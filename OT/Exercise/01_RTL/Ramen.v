==> flow/design.v <==
module Ramen(
    input clk,
    input rst_n,
    input in_valid,
    input selling,
    input portion,
    input [1:0] ramen_type,
    output reg out_valid_order,
    output reg success,
    output reg out_valid_tot,
    output reg [27:0] sold_num,
    output reg [14:0] total_gain
);
parameter TONKOTSU = 0;
parameter TONKOTSU_SOY = 1;
parameter MISO = 2;
parameter MISO_SOY = 3;
parameter NOODLE_INIT = 12000;
parameter BROTH_INIT = 41000;
parameter TONKOTSU_SOUP_INIT =  9000;
parameter MISO_INIT = 1000;
parameter SOY_SAUSE_INIT = 1500;
reg  [6:0] sold_num_TONKOTSU, sold_num_TONKOTSU_SOY, sold_num_MISO, sold_num_MISO_SOY;
reg n_success;
reg selling_delay;
reg  [13:0] noodle, sub_noodle;
reg  [15:0] broth , sub_broth;
reg  [13:0] tonkotsu_soup, sub_tonkotsu_soup;
reg  [9 :0] miso, sub_miso;
reg  [10:0] soy_sause, sub_soy_sause;
reg  portion_reg;
reg  [1:0] ramen_type_reg;
reg  [3:0] cnt16;
reg [2:0] cs ,ns;
reg  selling_end;
always @( posedge clk or negedge rst_n) begin
    if (!rst_n) ramen_type_reg <= 'd0;
    else if (in_valid & cnt16 == 'd0) ramen_type_reg <= ramen_type;
end
always @( posedge clk or negedge rst_n) begin
    if (!rst_n) portion_reg <= 'd0;
    else if (in_valid & cnt16 == 'd1) portion_reg <= portion;
end
always @( posedge clk or negedge rst_n) begin
    if (!rst_n) selling_delay <= 'd0;
    else selling_delay <= selling;
end
always @( posedge clk or negedge rst_n) begin
    if (!rst_n) cnt16 <= 'd0;
    else if ( (cnt16 == 'd3 & selling ) | (cnt16 == 'd4 & !selling )) cnt16 <= 'd0;
    else if ( in_valid | cnt16 != 'd0) cnt16 <= cnt16 + 'd1;
end
always @(posedge clk or negedge rst_n) begin
    if (!rst_n) begin
        out_valid_order <= 'd0;
    end
    else if (out_valid_order) out_valid_order <= 'd0;
    else if (cnt16 == 'd2)    out_valid_order <= 'd1;
end
always @(posedge clk or negedge rst_n) begin
    if (!rst_n) begin
        success <= 'd0;
    end
    else if (success) success <= 'd0;
    else if (cnt16 == 'd2) success <= n_success;
end
always @(*) begin
    n_success = (sub_noodle <= noodle) & (sub_broth <= broth) & (sub_tonkotsu_soup <= tonkotsu_soup) & (sub_soy_sause <= soy_sause) & (sub_miso <= miso);
end
always @( posedge clk or negedge rst_n) begin
    if (!rst_n) begin
        noodle          <= NOODLE_INIT;
        broth           <= BROTH_INIT;
        tonkotsu_soup   <= TONKOTSU_SOUP_INIT;
        miso            <= MISO_INIT;
        soy_sause       <= SOY_SAUSE_INIT;
    end
    else if (selling_delay == 'd0 & selling == 'd1) begin
        noodle          <= NOODLE_INIT;
        broth           <= BROTH_INIT;
        tonkotsu_soup   <= TONKOTSU_SOUP_INIT;
        miso            <= MISO_INIT;
        soy_sause       <= SOY_SAUSE_INIT;
    end
    else if ( cnt16 == 'd2)begin
        noodle          <= n_success ? sub_noodle        : noodle          ;
        broth           <= n_success ? sub_broth         : broth           ;
        tonkotsu_soup   <= n_success ? sub_tonkotsu_soup : tonkotsu_soup   ;
        soy_sause       <= n_success ? sub_soy_sause     : soy_sause       ;
        miso            <= n_success ? sub_miso          : miso            ;
    end
end
always @(*) begin
    case ({portion_reg,ramen_type_reg})
        3'b000: begin   
            sub_noodle        = noodle           - 'd100;
            sub_broth         = broth            - 'd300;
            sub_tonkotsu_soup = tonkotsu_soup    - 'd150;
            sub_soy_sause     = soy_sause               ;
            sub_miso          = miso                    ;
        end
        3'b001: begin   
            sub_noodle        = noodle           - 'd100;
            sub_broth         = broth            - 'd300;
            sub_tonkotsu_soup = tonkotsu_soup    - 'd100;
            sub_soy_sause     = soy_sause        - 'd30 ;
            sub_miso          = miso ;
        end
        3'b010: begin   
            sub_noodle        = noodle           - 'd100;
            sub_broth         = broth            - 'd400;
            sub_tonkotsu_soup = tonkotsu_soup           ;
            sub_soy_sause     = soy_sause               ;
            sub_miso          = miso             - 'd30 ;
        end
        3'b011: begin   
            sub_noodle        = noodle           - 'd100;
            sub_broth         = broth            - 'd300;
            sub_tonkotsu_soup = tonkotsu_soup    - 'd70 ;
            sub_soy_sause     = soy_sause        - 'd15 ;
            sub_miso          = miso             - 'd15 ;
        end
        3'b100: begin   
            sub_noodle        = noodle           - 'd150;
            sub_broth         = broth            - 'd500;
            sub_tonkotsu_soup = tonkotsu_soup    - 'd200;
            sub_soy_sause     = soy_sause               ;
            sub_miso          = miso                    ;
        end
        3'b101: begin   
            sub_noodle        = noodle           - 'd150;
            sub_broth         = broth            - 'd500;
            sub_tonkotsu_soup = tonkotsu_soup    - 'd150;
            sub_soy_sause     = soy_sause        - 'd50 ;
            sub_miso          = miso                    ;
        end
        3'b110: begin   
            sub_noodle        = noodle           - 'd150;
            sub_broth         = broth            - 'd650;
            sub_tonkotsu_soup = tonkotsu_soup           ;
            sub_soy_sause     = soy_sause               ;
            sub_miso          = miso             - 'd50 ;
        end
        3'b111: begin   
            sub_noodle        = noodle           - 'd150;
            sub_broth         = broth            - 'd500;
            sub_tonkotsu_soup = tonkotsu_soup    - 'd100;
            sub_soy_sause     = soy_sause        - 'd25 ;
            sub_miso          = miso             - 'd25 ;
        end
        default: ;
    endcase
end
always @( posedge clk or negedge rst_n) begin
    if (!rst_n) begin
        sold_num_TONKOTSU       <= 'd0;
        sold_num_TONKOTSU_SOY   <= 'd0;
        sold_num_MISO           <= 'd0;
        sold_num_MISO_SOY       <= 'd0;
    end
    else if (cnt16 == 'd4) begin
        sold_num_TONKOTSU       <= 'd0;
        sold_num_TONKOTSU_SOY   <= 'd0;
        sold_num_MISO           <= 'd0;
        sold_num_MISO_SOY       <= 'd0;
    end
    else if ( cnt16 == 'd2) begin
        case (ramen_type_reg)
            TONKOTSU:       sold_num_TONKOTSU       <= sold_num_TONKOTSU     + {6'd0, n_success};
            TONKOTSU_SOY:   sold_num_TONKOTSU_SOY   <= sold_num_TONKOTSU_SOY + {6'd0, n_success};
            MISO:           sold_num_MISO           <= sold_num_MISO         + {6'd0, n_success};
            MISO_SOY:       sold_num_MISO_SOY       <= sold_num_MISO_SOY     + {6'd0, n_success};
            default: ;
        endcase
    end
end
always @(posedge clk or negedge rst_n) begin
    if (!rst_n) begin
        out_valid_tot <= 'd0;
    end
    else if (out_valid_tot) out_valid_tot <= 'd0;
    else if (cnt16 == 'd3& !selling )  out_valid_tot <= 'd1;
end
always @(posedge clk or negedge rst_n) begin
    if (!rst_n) begin
        sold_num <= 'd0;
    end
    else if (cnt16 == 'd3 & !selling) sold_num <= {sold_num_TONKOTSU, sold_num_TONKOTSU_SOY, sold_num_MISO, sold_num_MISO_SOY};
    else sold_num<= 'd0;
end
always @(posedge clk or negedge rst_n) begin
    if (!rst_n) begin
        total_gain <= 'd0;
    end
    else if (cnt16 == 'd3 & !selling) total_gain <= sold_num_TONKOTSU * 'd200 + sold_num_TONKOTSU_SOY * 'd250
                                        +sold_num_MISO     * 'd200 + sold_num_MISO_SOY * 'd250;
    else total_gain<= 'd0;
end
reg [9:0]sell_cnt ;
always @( posedge clk or negedge rst_n) begin
    if (!rst_n) sell_cnt <= 'd0;
    else if (cnt16 == 'd4) sell_cnt <= sell_cnt + 'd1;
end
reg [9:0]ord_cnt ;
always @( posedge clk or negedge rst_n) begin
    if (!rst_n) ord_cnt <= 'd0;
    else if (cnt16 == 'd2) ord_cnt <= ord_cnt + 'd1;
end
endmodule
-- Tool chain data of Ramen
What the tools print for Ramen, step after step.
Lines are those of the file above, counted from 1.
Library cell names are shortened.
A cell with n/a has no value.
- top: Ramen
- clock: clk
- library: sky130hd
- timing corner: tt_025C_1v80

-- Word-level counts
Counts by Yosys on the flattened word-level netlist (proc, flatten, opt, wreduce; memories kept). Register bits leave out memories and registers merged into their read ports (data or address). Print and check cells are left out. Cells with the same type and inputs are merged into one.
- noted bits in latches: 0
- memory bits (read-only): 0
- word-level cells at 149
- flip-flop bits (word level): 147
- noted clocked read ports x word width: 0
- memory cells at 0
- noted RAM bits: 0
- bits of input ports at 7
- output and inout bits at 46
- shift operators: 0
- magnitude comparators: 5
- noted eq/ne operators: 14
- bitwise operators at 13
- noted reduce/logical cells: 27
- $add $sub $neg: 26
- noted multiplexer cells: 42
- noted $mul: 4
- div/mod/pow operators at 0
- operators by type and width (operator ; count):
    multiplier 7 x 7 -> 14 bit (second input constant) ; 2
    multiplier 7 x 5 -> 12 bit (second input constant) ; 2
    two-way mux 7 bit ; 12
    two-way mux 14 bit ; 6
    parallel mux 14 bit (select 5 bit) ; 1
    parallel mux 16 bit (select 4 bit) ; 1
    parallel mux 11 bit (select 5 bit) ; 1
    parallel mux 10 bit (select 5 bit) ; 1
    subtractor 16 x 9 -> 16 bit (second input constant) ; 3
    two-way mux 16 bit ; 3
    adder 15 bit ; 3
    subtractor 14 x 7 -> 14 bit (second input constant) ; 3
    subtractor 14 x 8 -> 14 bit (second input constant) ; 3
    two-way mux 11 bit ; 3
    two-way mux 10 bit ; 3
    less-or-equal comparator 14 bit ; 2
    adder 7 x 1 -> 7 bit ; 4
    parallel mux 14 bit (select 2 bit) ; 1
    two-way mux 28 bit ; 1
    subtractor 11 x 5 -> 11 bit (second input constant) ; 2
    subtractor 10 x 5 -> 10 bit (second input constant) ; 2
    subtractor 16 x 10 -> 16 bit (second input constant) ; 1
    less-or-equal comparator 16 bit ; 1
    nonzero test 2 bit ; 8
    OR reduction 4 bit ; 4
    two-way mux 15 bit ; 1
    equality test 3 bit (second input constant) ; 4
    less-or-equal comparator 11 bit ; 1
Other operator kinds: 26; their cells: 52.

-- Depth
Yosys ltp: most cells in a row. Word level: on the elaborated netlist, between registers, memories and ports. Mapped: between sequential cells and ports; inverters and the memories' decode and read muxes count.
- noted depth in word-level cells: 12
- noted ABC_AREA: 0
- depth in mapped cells: 30
- noted gate-level depth less buffers: 26

-- After synthesis
Yosys stat after the flow's synthesis: flattened, memories mapped to cells. It holds for the ABC_AREA given above (unset counts as 0); a run with the other value may have another netlist.
- cell types (cell ; count ; area in all (sq um)):
    ha_1 ; 232 ; 2.9E+03
    dfrtp_1 ; 114 ; 2.85E+03
    fa_1 ; 68 ; 1.36E+03
    xnor2_1 ; 98 ; 858.323
    dfstp_2 ; 29 ; 761.981
    inv_1 ; 188 ; 705.677
    nor2_1 ; 146 ; 548.026
    a21oi_1 ; 77 ; 385.37
    nand2_1 ; 94 ; 352.838
    o21ai_0 ; 68 ; 340.326
    mux2i_1 ; 33 ; 330.317
    xor2_1 ; 31 ; 271.51
    nand3_1 ; 53 ; 265.254
    a21o_1 ; 32 ; 240.23
    nor3_1 ; 38 ; 190.182
    nand4_1 ; 25 ; 156.4
    clkbuf_1 ; 40 ; 150.144
    a211oi_1 ; 19 ; 142.637
Not listed: further types 65, cells in them 251.
- noted buffer cells: 57
- mapped flip-flops: 143
- noted standard cells after synthesis: 1636
- mapped area: 14740.4 sq um
- noted area of sequential cells: 3614.7 sq um

-- Path before layout
Source: OpenSTA report_checks on the synthesized netlist (no wires, ideal clock, input and output delay 20% of the period each), path of least setup slack; recovery checks are left aside. Register names are those of the netlist, which keeps one name where synthesis merged equal registers.
- path type: flip-flop to flip-flop
- from: reg sold_num_TONKOTSU_SOY[0]
- to: reg total_gain[14]
- noted clock period: 6540 ps
- required time: 6408 ps
- noted library setup time: 132 ps
- noted path delay: 6208 ps
- noted buffers on the path: 0
- arrival time at 6076 ps
- launch time at the first pin at 0 ps
- path slack: 333 ps
- noted stages: 26
- synthesis period reached: 6207 ps
"path delay" is the arrival time less input delay plus setup time.
"stages" counts driving pins, that of a launching flip-flop among them; a cell with two outputs on the path counts twice.
"synthesis period reached" is the clock period less the worst setup slack; recovery checks do not enter. This is arithmetic on one report: input and output delays are still those of the set period (20% each).
Between the ends stands the longest chain of elaborated cells between them, by number of cells; it is not shown to be the way that was timed. Of several equally long chains one is given.
Each line given opens the expression or statement behind the cell; cells for indexed reads and writes are added by Yosys, which also makes memories of some case tables.
At most two assigning lines are given for a register; there are more.
- cells stage by stage: dfrtp_1 fa_1 inv_1 fa_1 inv_1 fa_1 inv_1 fa_1 inv_1 ha_1 inv_1 o21bai_1 a21oi_1 o21bai_1 a21oi_1 nor4b_1 nor3_1 fa_1 fa_1 xnor2_1 xnor2_1 xnor2_1 xnor3_1 xnor2_1 xnor2_1 nor2_1
- noted cells in the longest elaborated chain: 5
- elaborated cells between the ends (all ways) at 5
- noted RTL lines with such cells: 1
- those cells by class: add/sub (3); mul (1); mux (1)
- ends and longest elaborated chain, post-synthesis (what ; RTL line ; source):
    from (decl) ; 23 ; reg  [6:0] sold_num_TONKOTSU, sold_num_TONKOTSU_SOY, sold_num_MISO, sold_num_MISO_SOY;
    from (assign) ; 157 ; sold_num_TONKOTSU_SOY   <= 'd0;
    from (assign) ; 170 ; TONKOTSU_SOY:   sold_num_TONKOTSU_SOY   <= sold_num_TONKOTSU_SOY + {6'd0, n_success};
    multiplier 7 x 7 -> 14 bit ; 195 ; else if (cnt16 == 'd3 & !selling) total_gain <= sold_num_TONKOTSU * 'd200 + sold_num_TONKOTSU_SOY * 'd250
    adder 15 bit x3 ; 195 ;
    two-way mux 15 bit ; 195 ;
    to (assign) ; 193 ; total_gain <= 'd0;
    to (assign) ; 195 ;
    to (decl) ; 12 ; output reg [14:0] total_gain

-- Worst path after layout
From the final timing report of run 1: the path of least setup slack in the routed layout; clock arrival at registers is part of the times.
The path's times are printed in steps of 10 ps; the period is the one set.
- path type: flip-flop to flip-flop
- from: reg sold_num_TONKOTSU_SOY[2]
- to: reg total_gain[14]
- launch time at the first pin at 500 ps
- noted library setup time: 140 ps
- required time: 7260 ps
- arrival time at 6880 ps
- noted buffers on the path: 1
- path slack: 380 ps
- noted stages: 27
- noted clock period: 6910 ps
Between the ends stands the longest chain of elaborated cells between them, by number of cells; it is not shown to be the way that was timed. Of several equally long chains one is given.
At most two assigning lines are given for a register; there are more.
- cells stage by stage: dfrtp_2 fa_1 inv_1 fa_1 inv_1 fa_1 inv_1 fa_1 inv_1 ha_1 inv_1 o21bai_1 a21oi_2 o21bai_1 a21oi_2 nor4bb_2 nor3_1 buf_4 fa_1 fa_1 xnor2_1 xnor2_1 xnor2_1 xnor3_1 xnor2_1 xnor2_1 nor2_1
- noted cells in the longest elaborated chain: 5
- elaborated cells between the ends (all ways) at 5
- noted RTL lines with such cells: 1
- those cells by class: add/sub (3); mul (1); mux (1)
- ends and longest elaborated chain, after layout (what ; RTL line ; source):
    from (decl) ; 23 ; reg  [6:0] sold_num_TONKOTSU, sold_num_TONKOTSU_SOY, sold_num_MISO, sold_num_MISO_SOY;
    from (assign) ; 157 ; sold_num_TONKOTSU_SOY   <= 'd0;
    from (assign) ; 170 ; TONKOTSU_SOY:   sold_num_TONKOTSU_SOY   <= sold_num_TONKOTSU_SOY + {6'd0, n_success};
    multiplier 7 x 7 -> 14 bit ; 195 ; else if (cnt16 == 'd3 & !selling) total_gain <= sold_num_TONKOTSU * 'd200 + sold_num_TONKOTSU_SOY * 'd250
    adder 15 bit x3 ; 195 ;
    two-way mux 15 bit ; 195 ;
    to (assign) ; 193 ; total_gain <= 'd0;
    to (assign) ; 195 ;
    to (decl) ; 12 ; output reg [14:0] total_gain

Ticket comment

Stored flow runs of Ramen (2 of them; Yosys, OpenROAD, sky130hd). They differ in their settings and are not a sequence. Constraints: input delay and output delay 20% of the set period each, output load 0.01 pF.
"clock period achieved" means the clock period less the worst setup slack. The figure is calculated, with input and output delays left at 20% of the set period.
"time used up by the worst setup path" means the part of the period allowed to the worst setup path (the constraints hold back 20% at inputs and 20% at outputs) less its slack; where the path has registers, the arrival times of their clocks count too.
"total power after layout": no workload was simulated; the value follows from the tool's default switching activity.
"time used up by the worst setup path" is known to 10 ps.

Run 1

==> flow/run.sh <==
#!/bin/bash
# the make line also repeats the synthesis and layout settings of config.mk as NAME=value (left out here)
make -C /OpenROAD-flow-scripts/flow DESIGN_CONFIG=/design/flow/config.mk WORK_HOME=/design/flow/orfs CLKGATE_MAP_FILE= finish
==> flow/config.mk <==
export PLATFORM = sky130hd
export DESIGN_NAME = Ramen
export DESIGN_NICKNAME = Ramen
export VERILOG_FILES = /design/flow/design.v
export SDC_FILE = /design/flow/constraint.sdc
export NUM_CORES = 4
export LEC_CHECK = 0
export ABC_AREA = 0
export CAP_MARGIN = 20
export CORE_MARGIN = 2
export CORE_UTILIZATION = 17
export CTS_CLUSTER_DIAMETER = 57
export CTS_CLUSTER_SIZE = 44
export GPL_ROUTABILITY_DRIVEN = 0
export HOLD_SLACK_MARGIN = 0.19
export PLACE_DENSITY_LB_ADDON = 0.04
export SLEW_MARGIN = 20
==> flow/constraint.sdc <==
create_clock -name core_clock -period 6.91 [get_ports {clk}]
set_input_delay 1.3820 -clock core_clock [delete_from_list [all_inputs] [get_ports {clk}]]
set_output_delay 1.3820 -clock core_clock [all_outputs]
set_load 0.01 [all_outputs]

Measured in run 1:
- noted the worst hold slack in the final report: 421 ps
- post-synthesis cell area at 14740.4 sq um
- total power after layout: 6991 µW
- noted the setup total negative slack: 0 ps
- area of the die: 89078.4 sq um
- clock period achieved at 6535 ps
- setup slack of the worst path at 375 ps
- utilization after routing: 20.5 %
- standard-cell area after routing at 17503.0 sq um
- noted the time used up by the worst setup path: 6530 ps
- kind of the worst setup path: flip-flop to flip-flop

Run 2

==> flow/run.sh <==
#!/bin/bash
# the make line also repeats the synthesis and layout settings of config.mk as NAME=value (left out here)
make -C /OpenROAD-flow-scripts/flow DESIGN_CONFIG=/design/flow/config.mk WORK_HOME=/design/flow/orfs CLKGATE_MAP_FILE= finish
==> flow/config.mk <==
export PLATFORM = sky130hd
export DESIGN_NAME = Ramen
export DESIGN_NICKNAME = Ramen
export VERILOG_FILES = /design/flow/design.v
export SDC_FILE = /design/flow/constraint.sdc
export NUM_CORES = 4
export LEC_CHECK = 0
export ABC_AREA = 1
export CAP_MARGIN = 20
export CELL_PAD_IN_SITES_DETAIL_PLACEMENT = 1
export CORE_MARGIN = 2
export CORE_UTILIZATION = 18
export CTS_CLUSTER_DIAMETER = 373
export MAX_ROUTING_LAYER = met5
export MIN_ROUTING_LAYER = met1
export PLACE_DENSITY_LB_ADDON = 0.24
export SETUP_SLACK_MARGIN = -0.19
export SLEW_MARGIN = 20
==> flow/constraint.sdc <==
create_clock -name core_clock -period 7.58 [get_ports {clk}]
set_input_delay 1.5160 -clock core_clock [delete_from_list [all_inputs] [get_ports {clk}]]
set_output_delay 1.5160 -clock core_clock [all_outputs]
set_load 0.01 [all_outputs]

Measured in run 2:
- area of the die: 87184.4 sq um
- noted the worst hold slack in the final report: 437 ps
- post-synthesis cell area at 15270.9 sq um
- standard-cell area after routing at 17675.7 sq um
- setup slack of the worst path at 1174 ps
- total power after layout: 6172 µW
- clock period achieved at 6406 ps
- utilization after routing: 21.1 %
- noted the setup total negative slack: 0 ps
- noted the time used up by the worst setup path: 6410 ps
- kind of the worst setup path: flip-flop to flip-flop
